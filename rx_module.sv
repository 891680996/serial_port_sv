==> flow/design.v <==
module rx_bps_module (
	input  clk      ,  
	input  rst_n    ,  
	input  count_sig,
	output bps_clk
);
	parameter        bps_time = 13'd5207;
	logic     [12:0] rbps_clk           ;
	always_ff @(posedge clk or negedge rst_n) begin : proc_rbps_clk
		if(~rst_n) begin
			rbps_clk <= 13'b0;
		end else begin
			if(rbps_clk == bps_time) begin
				rbps_clk <= 13'b0;
			end else begin
				if(count_sig) begin
					rbps_clk <= rbps_clk + 1'b1;
				end else begin
					rbps_clk <= 13'b0;
				end
			end
		end
	end  
	assign bps_clk = (rbps_clk == 13'd2603)? 1'b1:1'b0;
endmodule  
module rx_control_module (
	input        clk        ,  
	input        rst_n      ,  
	input        h2l_sig    ,
	input        rx_pin_in  ,
	input        bps_clk    ,
	input        rx_en_sig  ,
	output       count_sig  ,
	output [7:0] rx_data    ,
	output       rx_done_sig
);
	logic [7:0] rrx_data    ;
	logic       rrx_done_sig;
	logic       rcount_sig  ;
	logic [3:0] rstate      ;
	always_ff @(posedge clk or negedge rst_n) begin : proc_rstate
		if(~rst_n) begin
			rstate       <= 4'b0;
			rrx_data     <= 8'b0;
			rrx_done_sig <= 1'b0;
			rcount_sig   <= 1'b0;
		end else begin
			if(rx_en_sig) begin
				case (rstate)
					4'd0 :
						if (h2l_sig) begin
							rstate     <= rstate + 1'b1;
							rcount_sig <= 1'b1;
						end
					4'd1 :
						if(bps_clk) begin
							rstate <= rstate + 1'b1;
						end
					4'd2, 4'd3, 4'd4, 4'd5, 4'd6, 4'd7, 4'd8, 4'd9 :
						if(bps_clk) begin
							rstate              <= rstate + 1'b1;
							rrx_data[rstate-2] <= rx_pin_in;
						end
					4'd10 :
						if(bps_clk) begin
							rstate <= rstate + 1'b1;
						end
					4'd11 :
						if(bps_clk) begin
							rstate <= rstate + 1'b1;
						end
					4'd12 :
						begin
							rstate       <= rstate + 1'b1;
							rrx_done_sig <= 1'b1;
							rcount_sig   <= 1'b0;
						end
					4'd13 :
						begin
							rstate       <= 4'b0;
							rrx_done_sig <= 1'b0;
						end
					default :  ;
				endcase
			end
		end
	end
	assign rx_data     = rrx_data;
	assign count_sig   = rcount_sig;
	assign rx_done_sig = rrx_done_sig;
endmodule
module rx_detect_module (
	input  clk      ,  
	input  rst_n    ,  
	input  rx_pin_in,
	output h2l_sig
);
	logic rh2l_sig1;
	logic rh2l_sig2;
	always_ff @(posedge clk or negedge rst_n) begin : proc_rh2l_sig
		if(~rst_n) begin
			rh2l_sig1 <= 1;
			rh2l_sig2 <= 1;
		end else begin
			rh2l_sig1 <= rx_pin_in;
			rh2l_sig2 <= rh2l_sig1;
		end
	end  
    assign h2l_sig = (!rh2l_sig1)&rh2l_sig2;
endmodule  
module rx_module (
	input        clk        ,  
	input        rst_n      ,  
	input        rx_pin_in  ,
	input        rx_en_sig  ,
	output       rx_done_sig,
	output [7:0] rx_data
);
	logic h2l_sig  ;
	logic bps_clk  ;
	logic count_sig;
	rx_detect_module u0_rx_detect_module(
		.clk(clk),
		.rst_n(rst_n),
		.rx_pin_in(rx_pin_in),
		.h2l_sig(h2l_sig)
	);
	rx_bps_module u0_rx_bps_module(
		.clk(clk),
		.rst_n(rst_n),
		.count_sig(count_sig),
		.bps_clk(bps_clk)
	);
	rx_control_module u0_rx_control_module(
		.clk(clk),
		.rst_n(rst_n),
		.h2l_sig(h2l_sig),
		.rx_pin_in(rx_pin_in),
		.bps_clk(bps_clk),
		.rx_en_sig(rx_en_sig),
		.count_sig(count_sig),
		.rx_done_sig(rx_done_sig),
		.rx_data(rx_data)
	);
endmodule
From RTL to reports: rx_module

The steps from the RTL of rx_module to its reports follow in flow order.
Lines are those of the file above, counted from 1.
Cell names lack the library's common part.
The mark - stands for no value.

Top: rx_module
Clock port: clk
Library: sky130hd
Corner: tt_025C_1v80

Word level

Yosys after proc, flatten, opt, wreduce and memory -nomap, before mapping. Memory bits, and registers merged into a memory's read port (data or address), are not among the register bits. Print and check cells are not counted. Equal cells are merged and count once.

Register bits after elaboration: 29
Latch bits: 0
RAM bits: 0
Bits in read-only memories: 0
Word width x clocked read ports: 0
Memory cells: 0
Bits of input ports: 4
Output and inout port bits: 9

$add $sub $neg: 4
$mul: 0
Divide/modulo/power cells: 0
Magnitude comparators: 0
Eq/ne operators: 17
Shifts and indexed selects: 2
Multiplexer cells: 9
Bitwise operators: 4
Reduce/logical cells: 11

Operators by type and width:

| cell                                           | count |
| variable shift 1 x 33 -> 8 bit                 | 1 |
| variable shift 1 x 33 -> 8 bit with constant A | 1 |
| negator 32 -> 33 bit                           | 1 |
| 2-to-1 mux 13 bit                              | 2 |
| == test 4 bit with constant B                  | 6 |
| == test 4 x 3 -> 1 bit with constant B         | 4 |
| parallel mux 4 bit (select 4 bit)              | 1 |
| adder 13 x 1 -> 13 bit with constant B         | 1 |
| == test 13 x 12 -> 1 bit with constant B       | 1 |
| == test 13 bit with constant B                 | 1 |
| OR reduction 11 bit                            | 1 |
| == test 4 x 2 -> 1 bit with constant B         | 2 |
| AND 8 bit                                      | 1 |
| OR 8 bit                                       | 1 |
| NOT 8 bit                                      | 1 |
| OR reduction 8 bit                             | 1 |
| 2-to-1 mux 4 bit                               | 2 |
| nonzero test 7 bit                             | 1 |
| AND reduction 3 bit                            | 2 |
| subtractor 4 x 2 -> 5 bit with constant B      | 1 |
| nonzero test 2 bit                             | 2 |
| adder 4 x 1 -> 4 bit with constant B           | 1 |
| == test 4 x 1 -> 1 bit with constant B         | 1 |
| zero test 4 bit                                | 1 |
| AND reduction 4 bit                            | 1 |
| parallel mux 1 bit (select 2 bit)              | 2 |
| inequality test 2 x 1 -> 1 bit with constant B | 1 |
| inequality test 2 bit with constant B          | 1 |

Other operator kinds: 4; their cells: 5.

Depth

Longest topological path by Yosys (ltp), each cell counted once; first at word level (registers and memories cut), then after technology mapping (sequential cells cut; the memories' decode and read muxes count).

Word-level depth: 6
ABC_AREA: 0
Mapped depth: 12
Mapped depth without buffers: 12

Netlist

Yosys stat after the flow's synthesis: flattened, memories mapped to cells. It holds for the ABC_AREA given above (unset counts as 0); a run with the other value may have another netlist.
Totals and module areas in this step are rounded.

Standard cells after synthesis: 201
Cell area after synthesis: 0.00192 mm²
Flip-flops: 29
Buffer cells: 4

Cell types:

| cell      | count | total area (µm²) |
| dfrtp_1   | 27    | 675.648 |
| ha_1      | 16    | 200.192 |
| nor2_1    | 26    | 97.594 |
| nand2_1   | 22    | 82.579 |
| mux2_1    | 6     | 67.565 |
| xor2_1    | 7     | 61.309 |
| nand3_1   | 11    | 55.053 |
| dfstp_2   | 2     | 52.55 |
| nand4_1   | 7     | 43.792 |
| xnor2_1   | 5     | 43.792 |
| inv_1     | 9     | 33.782 |
| xnor2_2   | 2     | 32.531 |
| nor4bb_1  | 3     | 30.029 |
| a2111oi_4 | 1     | 27.526 |
| nor4b_1   | 3     | 26.275 |
| a21oi_1   | 5     | 25.024 |
| and4bb_2  | 2     | 25.024 |
| nor2b_1   | 4     | 25.024 |

Other cell types: 29; their cells: 43.
By module: a second synthesis without flattening, with its own total; a netlist apart from the flattened one above.

Cells (unflattened synthesis): 188
Area (unflattened synthesis): 0.00192 mm²

Rows give one instance, submodules left out.

By module:

| module            | instances | cells | area (mm²) | sequential area (mm²) |
| rx_control_module | 1         | 116   | 0.00113    | 0.00035 |
| rx_bps_module     | 1         | 69    | 0.000723   | 0.000325 |
| rx_detect_module  | 1         | 3     | 0.0000663  | 0.0000526 |
| rx_module         | 1         | 0     | 0          | 0 |

Timing after synthesis

OpenSTA on the mapped netlist: ideal clock, no wires. The path of least setup slack (recovery checks aside). Input and output delay are each 20% of the period. Register names are those of the netlist, which keeps one name where synthesis merged equal registers.

Path kind: flip-flop to flip-flop
Start: register u0_rx_control_module.rstate[1]
End: register u0_rx_control_module.rrx_data[6]
Clock period: 3,250 ps
Library setup time: 127 ps
Launch time at the first pin: 0 ps
Data arrival time: 2,599 ps
Required time: 3,123 ps
Setup slack: 524 ps
Delay of the path: 2,726 ps
Driving pins on the path: 13
Buffers on the path: 0
Period reached after synthesis: 2,726 ps

"delay of the path" = arrival - input delay + setup time.
"driving pins on the path" counts driving pins, that of a launching flip-flop among them; a cell with two outputs on the path counts twice.
"period reached after synthesis" is the clock period less the worst setup slack; recovery checks do not enter. This is arithmetic on one report: input and output delays are still those of the set period (20% each).
The rows between start and end are the longest chain of elaborated cells between them; the timing report does not say that the signal goes this way. Where chains are equally long, one stands for them.
A line is the first line of the expression or statement that the cell stems from. Yosys adds cells for indexed reads and writes and turns some case tables into memories.
At most two assigning lines are given for a register; there are more.
Where a signal picks the word or bit written, the line may be left out of the assigning lines.

Cell sequence: dfrtp_1 -> inv_1 -> ha_1 -> xnor2_2 -> nand3_1 -> inv_1 -> nand2_1 -> ha_1 -> nor4b_1 -> nand2_1 -> nor3_1 -> nand2_1 -> mux2_1
Cells in the longest elaborated chain: 6
Elaborated cells between the ends (all ways): 17
Those cells by class: add/sub (2); eq/ne (8); shift (2); logic (3); reduce/logical (2)

Ends and longest elaborated chain, post-synthesis:

| element                        | RTL line | RTL |
| start, declared                | 40       | `logic [3:0] rstate ;` |
| start, assigned                | 52       | `rstate <= rstate + 1'b1;` |
| start, assigned                | 57       | `rstate <= rstate + 1'b1;` |
| subtractor 4 x 2 -> 5 bit      | 62       | `rrx_data[rstate-2] <= rx_pin_in;` |
| negator 32 -> 33 bit           | 62       |  |
| variable shift 1 x 33 -> 8 bit | 62       |  |
| NOT 8 bit                      | 62       |  |
| AND 8 bit                      | 62       |  |
| OR 8 bit                       | 62       |  |
| end, assigned                  | 44       | `rrx_data <= 8'b0;` |
| end, declared                  | 37       | `logic [7:0] rrx_data ;` |

Timing after layout

Path of least setup slack in the final report of record 1 (OpenROAD, finished layout, wires in). Where an end is a register, its clock arrival counts in the times.
The path's times are printed in steps of 10 ps; the period is the one set.

Path kind: flip-flop to flip-flop
Start: register u0_rx_control_module.rstate[2]
End: register u0_rx_control_module.rrx_data[7]
Clock period: 2,490 ps
Library setup time: 120 ps
Launch time at the first pin: 270 ps
Data arrival time: 2,780 ps
Required time: 2,650 ps
Setup slack: -130 ps
Driving pins on the path: 13
Buffers on the path: 2

The rows between start and end are the longest chain of elaborated cells between them; the timing report does not say that the signal goes this way. Where chains are equally long, one stands for them.
At most two assigning lines are given for a register; there are more.
Where a signal picks the word or bit written, the line may be left out of the assigning lines.

Cell sequence: dfrtp_1 -> inv_2 -> ha_4 -> xnor2_4 -> buf_4 -> nand3_1 -> ha_1 -> and4b_1 -> nand4_1 -> buf_4 -> a21oi_4 -> nand2_1 -> mux2_4
Cells in the longest elaborated chain: 6
Elaborated cells between the ends (all ways): 17
Those cells by class: add/sub (2); eq/ne (8); shift (2); logic (3); reduce/logical (2)

Ends and longest elaborated chain, after layout:

| element                        | RTL line | RTL |
| start, declared                | 40       | `logic [3:0] rstate ;` |
| start, assigned                | 52       | `rstate <= rstate + 1'b1;` |
| start, assigned                | 57       | `rstate <= rstate + 1'b1;` |
| subtractor 4 x 2 -> 5 bit      | 62       | `rrx_data[rstate-2] <= rx_pin_in;` |
| negator 32 -> 33 bit           | 62       |  |
| variable shift 1 x 33 -> 8 bit | 62       |  |
| NOT 8 bit                      | 62       |  |
| AND 8 bit                      | 62       |  |
| OR 8 bit                       | 62       |  |
| end, assigned                  | 44       | `rrx_data <= 8'b0;` |
| end, declared                  | 37       | `logic [7:0] rrx_data ;` |

Ticket comment

Module rx_module, platform sky130hd: 2 stored runs of the flow (Yosys, OpenROAD) with differing settings, in no particular order. Input and output delays are each 20% of the period that was set; the output load is 0.01 pF.
"achieved period": clock period set for the run, less the worst setup slack. It is reckoned from that one timing run; input and output delays stay at 20% of the period that was set.
"allowed time less slack (worst setup path)": the worst setup path's part of the clock period (all of it between registers, 20% less for each end at a port) less its slack. A launch clock that arrives late makes it longer, a capture clock that arrives late makes it shorter.
By "power consumption" is meant OpenSTA's value without simulated activity: inputs other than the clock are taken to toggle once in ten clock periods, and the tool carries that through the logic.
"allowed time less slack (worst setup path)" is given in steps of 10 ps.
The results are shown rounded.

## Record 1

==> flow/run.sh <==
#!/bin/bash
# the make line also repeats the synthesis and layout settings of config.mk as NAME=value (left out here)
make -C /OpenROAD-flow-scripts/flow DESIGN_CONFIG=/design/flow/config.mk WORK_HOME=/design/flow/orfs CLKGATE_MAP_FILE= finish
==> flow/config.mk <==
export PLATFORM = sky130hd
export DESIGN_NAME = rx_module
export DESIGN_NICKNAME = rx_module
export VERILOG_FILES = /design/flow/design.v
export SDC_FILE = /design/flow/constraint.sdc
export NUM_CORES = 4
export LEC_CHECK = 0
export CAP_MARGIN = 20
export CELL_PAD_IN_SITES_DETAIL_PLACEMENT = 0
export CELL_PAD_IN_SITES_GLOBAL_PLACEMENT = 1
export CORE_ASPECT_RATIO = 0.52
export CORE_MARGIN = 3
export CORE_UTILIZATION = 22
export SETUP_SLACK_MARGIN = 0.22
export SLEW_MARGIN = 35
==> flow/constraint.sdc <==
create_clock -name core_clock -period 2.49 [get_ports {clk}]
set_input_delay 0.4980 -clock core_clock [delete_from_list [all_inputs] [get_ports {clk}]]
set_output_delay 0.4980 -clock core_clock [all_outputs]
set_load 0.01 [all_outputs]

| result of record 1 | value |
|---|---|
| allowed time less slack (worst setup path) | 2,620 ps |
| worst setup path kind | flip-flop to flip-flop |
| overall die area | 0.00997 mm² |
| standard-cell area of the final layout | 0.00274 mm² |
| post-route utilization | 33.9 % |
| summed negative setup slack | -441 ps |
| setup slack of the worst path | -134 ps |
| power consumption | 1,210 µW |
| area of the synthesized netlist | 0.00192 mm² |
| achieved period | 2,624 ps |
| worst hold slack after layout | 354 ps |

## Record 2

==> flow/run.sh <==
#!/bin/bash
# the make line also repeats the synthesis and layout settings of config.mk as NAME=value (left out here)
make -C /OpenROAD-flow-scripts/flow DESIGN_CONFIG=/design/flow/config.mk WORK_HOME=/design/flow/orfs CLKGATE_MAP_FILE= finish
==> flow/config.mk <==
export PLATFORM = sky130hd
export DESIGN_NAME = rx_module
export DESIGN_NICKNAME = rx_module
export VERILOG_FILES = /design/flow/design.v
export SDC_FILE = /design/flow/constraint.sdc
export NUM_CORES = 4
export LEC_CHECK = 0
export CAP_MARGIN = 20
export CORE_MARGIN = 2
export CORE_UTILIZATION = 40
export SETUP_SLACK_MARGIN = 0.77
export SLEW_MARGIN = 20
==> flow/constraint.sdc <==
create_clock -name core_clock -period 2.9 [get_ports {clk}]
set_input_delay 0.5800 -clock core_clock [delete_from_list [all_inputs] [get_ports {clk}]]
set_output_delay 0.5800 -clock core_clock [all_outputs]
set_load 0.01 [all_outputs]

| result of record 2 | value |
|---|---|
| allowed time less slack (worst setup path) | 2,610 ps |
| worst setup path kind | flip-flop to flip-flop |
| overall die area | 0.00538 mm² |
| standard-cell area of the final layout | 0.00263 mm² |
| post-route utilization | 56.0 % |
| summed negative setup slack | 0 ps |
| setup slack of the worst path | 295 ps |
| power consumption | 876 µW |
| area of the synthesized netlist | 0.00192 mm² |
| achieved period | 2,605 ps |
| worst hold slack after layout | 362 ps |
