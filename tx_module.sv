==> flow/design.v <==
module tx_bps_module (
	input  clk      ,  
	input  rst_n    ,  
	input  count_sig,
	output bps_clk
);
	parameter        bps_time = 13'd5207;
	logic     [12:0] rbps_clk           ;
	always_ff @(posedge clk or negedge rst_n) begin : proc_rbps_clk
		if(~rst_n) begin
			rbps_clk <= 13'b0;
		end else begin
			if(rbps_clk == bps_time) begin
				rbps_clk <= 13'b0;
			end else begin
				if(count_sig) begin
					rbps_clk <= rbps_clk + 1'b1;
				end else begin
					rbps_clk <= 13'b0;
				end
			end
		end
	end  
	assign bps_clk = (rbps_clk == 13'd2603)? 1'b1:1'b0;
endmodule  
module tx_control_module (
	input        clk        ,  
	input        rst_n      ,  
	input  [7:0] tx_data    ,
	input        bps_clk    ,
	input        tx_en_sig  ,
	output       tx_done_sig,
	output       tx_pin_out
);
	logic [3:0] rstate      ;
	logic       rtx_pin_out ;
	logic       rtx_done_sig;
	always_ff @(posedge clk or negedge rst_n) begin : proc_rstate
		if(~rst_n) begin
			rstate       <= 4'd0;
			rtx_done_sig <= 1'b0;
			rtx_pin_out  <= 1'b1;
		end else begin
			if(tx_en_sig) begin
				case (rstate)
					4'd0 :
						if(bps_clk) begin
							rstate      <= rstate + 1'd1;
							rtx_pin_out <= 1'b0;
						end
					4'd1, 4'd2, 4'd3, 4'd4, 4'd5, 4'd6, 4'd7, 4'd8 :
						if(bps_clk) begin
							rstate      <= rstate + 1'b1;
							rtx_pin_out <= tx_data[rstate - 1'b1];
						end
					4'd9 :
						if(bps_clk) begin
							rstate      <= rstate + 1'b1;
							rtx_pin_out <= 1'b1;
						end
					4'd10 :
						if(bps_clk) begin
							rstate      <= rstate + 1'b1;
							rtx_pin_out <= 1'b0;
						end
					4'd11 :
						if(bps_clk) begin
							rstate       <= rstate + 1'b1;
							rtx_done_sig <= 1'b1;
						end
					4'd12 :
					    begin
						    rstate <= 4'b0;
					        rtx_done_sig <= 1'b0;
					    end
					default :  ;
				endcase
			end
		end
	end
	assign tx_pin_out  = rtx_pin_out;
	assign tx_done_sig = rtx_done_sig;
endmodule
module tx_module (
	input clk,     
	input rst_n,   
	input tx_en_sig,
	input [7:0] tx_data,
	output tx_done_sig,
	output tx_pin_out
);
    logic bps_clk;
    tx_bps_module u0_tx_bps_module(
    	.clk      (clk),
    	.rst_n    (rst_n),
    	.count_sig(tx_en_sig),
    	.bps_clk  (bps_clk)
    	);
    tx_control_module u0_control_module(
    	.clk        (clk),
    	.rst_n      (rst_n),
    	.tx_data    (tx_data),
    	.bps_clk    (bps_clk),
    	.tx_en_sig  (tx_en_sig),
    	.tx_done_sig(tx_done_sig),
    	.tx_pin_out (tx_pin_out)
    	);
endmodule
* Reports on tx_module
The steps from the RTL of tx_module to its reports follow in flow order. Line numbers count from 1 in the design file above. Library cell names are shortened. A cell with n/a has no value.
Set-up: top tx_module, clock clk, standard-cell library sky130hd, corner tt_025C_1v80

* Word-level counts
Yosys after proc, flatten, opt, wreduce and memory -nomap, before mapping. Memory bits, and registers merged into a memory's read port (data or address), are not among the register bits. Print and check cells are not counted. Equal cells are merged and count once.
Word-level totals: elaborated cells 47, input port bits 11, output and inout bits 2, flip-flop bits (word level) 19
Cells by class: $add $sub $neg 3, reductions and logical operators 10, eq/ne operators 19, muxes and demuxes 10, shift-type cells 1
Operators with widths (number):
- two-way mux 13 bit | 2
- == test 4 bit (second input constant) | 5
- == test 4 x 3 -> 1 bit (second input constant) | 4
- adder 13 x 1 -> 13 bit (second input constant) | 1
- == test 13 x 12 -> 1 bit (second input constant) | 1
- == test 13 bit (second input constant) | 1
- OR reduction 12 bit | 1
- == test 4 x 2 -> 1 bit (second input constant) | 2
- indexed select 8 x 4 -> 1 bit | 1
- OR reduction 8 bit | 1
- parallel mux 4 bit (select 2 bit) | 1
- inequality test 2 bit (second input constant) | 3
- AND reduction 3 bit | 2
- nonzero test 6 bit | 1
- AND reduction 5 bit | 1
- inequality test 2 x 1 -> 1 bit (second input constant) | 2
- adder 4 x 1 -> 4 bit (second input constant) | 1
- subtractor 4 x 1 -> 4 bit (second input constant) | 1
- == test 4 x 1 -> 1 bit (second input constant) | 1
- zero test 4 bit | 1
- nonzero test 4 bit | 1
- two-way mux 4 bit | 1
- two-way mux 1 bit | 4
- parallel mux 1 bit (select 3 bit) | 1
- nonzero test 2 bit | 1
- OR reduction 2 bit | 1
- parallel mux 1 bit (select 2 bit) | 1

* Longest topological paths
Longest topological path by Yosys (ltp), each cell counted once; first at word level (registers and memories cut), then after technology mapping (sequential cells cut; the memories' decode and read muxes count).
Logic depth: depth in word-level cells 4, ABC_AREA 0, depth in mapped cells 7, mapped depth without buffers 6

* Mapped cells and area
The flow's flattened synthesis, as Yosys stat reports it; memories are mapped. The netlist is that of the ABC_AREA named above (0 if unset); the other value can give another one. The area totals of this step are shown rounded.
Cell types:
- dfrtp_1 | number 18, area in all 450.432 um2
- ha_1 | number 5, area in all 62.56 um2
- nor2_2 | number 10, area in all 62.56 um2
- xor2_1 | number 6, area in all 52.55 um2
- mux4_2 | number 2, area in all 45.043 um2
- xnor2_1 | number 5, area in all 43.792 um2
- mux2i_1 | number 3, area in all 30.029 um2
- dfstp_2 | number 1, area in all 26.275 um2
- nand2_1 | number 7, area in all 26.275 um2
- nor2_1 | number 6, area in all 22.522 um2
- buf_12 | number 1, area in all 20.019 um2
- nand3_1 | number 4, area in all 20.019 um2
- nor3_1 | number 4, area in all 20.019 um2
- nor4bb_1 | number 2, area in all 20.019 um2
- o221a_4 | number 1, area in all 20.019 um2
- a31oi_1 | number 3, area in all 18.768 um2
- and3_1 | number 3, area in all 18.768 um2
- nand4_1 | number 3, area in all 18.768 um2
Not listed: further types 28, cells in them 37.
Synthesis totals: mapped cells 121, flip-flop cells 19, buffer cells 6, area of sequential cells 0.0004767 mm2, cell area after synthesis 0.001251 mm2
The figures by module come from a second, unflattened synthesis with its own total; it is not the netlist above.
Second synthesis, totals: cell total of the unflattened synthesis 129, area total of the unflattened synthesis 0.001284 mm2
Rows give one instance, submodules left out.
By module:
- tx_bps_module | seq. area 0.0003253 mm2, times used 1, cells 69, area 0.0007232 mm2
- tx_control_module | seq. area 0.0001514 mm2, times used 1, cells 60, area 0.0005605 mm2
- tx_module | seq. area 0 mm2, times used 1, cells 0, area 0 mm2

* Worst setup path after synthesis
OpenSTA on the mapped netlist: ideal clock, no wires. The path of least setup slack (recovery checks aside). Input and output delay are each 20% of the period. Register names are those of the netlist, which keeps one name where synthesis merged equal registers.
Path after synthesis: path type flip-flop to flip-flop, start point register u0_control_module.rstate[0], end point register u0_control_module.rstate[1], delay of the path 1.910 ns, buffers on the path 0, period 2.0 ns, driving pins on the path 7, setup time 0.125 ns, path slack 0.089 ns, data required time 1.875 ns, data arrival time 1.785 ns, time at the first pin 0.000 ns, period reached after synthesis 1.911 ns
"delay of the path" is the arrival time less input delay plus setup time. "driving pins on the path" counts driving pins, that of a launching flip-flop among them; a cell with two outputs on the path counts twice. "period reached after synthesis" = period - worst setup slack (recovery checks aside). The figure is calculated, with input and output delays left at 20% of the set period. Between the ends stands the longest chain of elaborated cells between them, by number of cells; it is not shown to be the way that was timed. Of several equally long chains one is given. A line is the first line of the expression or statement that the cell stems from. Yosys adds cells for indexed reads and writes and turns some case tables into memories. A register here has more assigning lines than the two given.
Between the ends, after synthesis: path through dfrtp_1 inv_1 ha_1 or3_1 and2_4 o221a_4 mux2_4, length of the longest elaborated chain 4, elaborated cells on any way between the ends 21, classes of those cells 1 x add/sub; 13 x eq/ne; 2 x mux; 5 x reduce/logical
Ends and longest elaborated chain, after synthesis:
- start, declared | RTL line 35 | logic [3:0] rstate ;
- start, assigned | RTL line 48 | rstate <= rstate + 1'd1;
- start, assigned | RTL line 53 | rstate <= rstate + 1'b1;
- zero test 4 bit | RTL line 45 | case (rstate)
- OR reduction 12 bit
- inequality test 2 x 1 -> 1 bit
- AND reduction 3 bit
- end, assigned | RTL line 48
- end, assigned | RTL line 53
- end, declared | RTL line 35

* Timing after layout
Path of least setup slack in the final report of job 1 (OpenROAD, finished layout, wires in). Where an end is a register, its clock arrival counts in the times.
Path post-layout: path type flip-flop to flip-flop, start point register u0_control_module.rstate[1], end point register u0_control_module.rstate[1], setup time 0.11 ns, data required time 2.21 ns, data arrival time 2.05 ns, time at the first pin 0.25 ns, path slack 0.17 ns, driving pins on the path 7, buffers on the path 0, period 2.07 ns
Between the ends stands the longest chain of elaborated cells between them, by number of cells; it is not shown to be the way that was timed. Of several equally long chains one is given. A register here has more assigning lines than the two given.
Between the ends, post-layout: path through dfrtp_1 inv_1 ha_1 or3_1 and2_4 o221a_4 mux2_4, length of the longest elaborated chain 4, elaborated cells on any way between the ends 21, classes of those cells 1 x add/sub; 13 x eq/ne; 2 x mux; 5 x reduce/logical
Ends and longest elaborated chain, post-layout:
- start, declared | RTL line 35 | logic [3:0] rstate ;
- start, assigned | RTL line 48 | rstate <= rstate + 1'd1;
- start, assigned | RTL line 53 | rstate <= rstate + 1'b1;
- zero test 4 bit | RTL line 45 | case (rstate)
- OR reduction 12 bit
- inequality test 2 x 1 -> 1 bit
- AND reduction 3 bit
- end, assigned | RTL line 48
- end, assigned | RTL line 53
- end, declared | RTL line 35

# Flow runs of tx_module

2 stored runs of tx_module in the flow (synthesis by Yosys, layout by OpenROAD, sky130hd cells), in arbitrary order. Constraints: input delay and output delay 20% of the set period each, output load 0.01 pF.
"achieved clock period" is the run's clock period less its worst setup slack. It is reckoned from that one timing run; input and output delays stay at 20% of the period that was set.
By "worst setup path time" is meant the share of the clock period that the worst setup path is allowed (20% is reserved at inputs, 20% at outputs), minus its slack. Clock arrival times at its registers enter into it.
"power" is the tool's figure for a default switching activity; nothing was simulated.
The measured numbers are rounded.
[job 1] settings: period_ns=2.07, CORE_UTILIZATION=18, CAP_MARGIN=20, CORE_MARGIN=2, SLEW_MARGIN=20
[job 1] result: chip area after synthesis (Yosys) 0.001251 mm2, die area 0.007634 mm2, utilization 22.6%, worst setup slack after layout 0.165 ns, total negative slack 0.000 ns, power 702.8 µW, achieved clock period 1.905 ns, worst setup path time 1.90 ns, worst setup path kind flip-flop to flip-flop
[job 2] settings: period_ns=1.32, CORE_UTILIZATION=15, PLACE_DENSITY_LB_ADDON=0.17, GPL_TIMING_DRIVEN=0, GPL_ROUTABILITY_DRIVEN=0, CTS_CLUSTER_DIAMETER=233, SLEW_MARGIN=0, CAP_MARGIN=20, CORE_MARGIN=2
[job 2] result: chip area after synthesis (Yosys) 0.001251 mm2, die area 0.009088 mm2, utilization 23.4%, worst setup slack after layout -0.526 ns, total negative slack -7.815 ns, power 1156 µW, achieved clock period 1.846 ns, worst setup path time 1.85 ns, worst setup path kind flip-flop to flip-flop
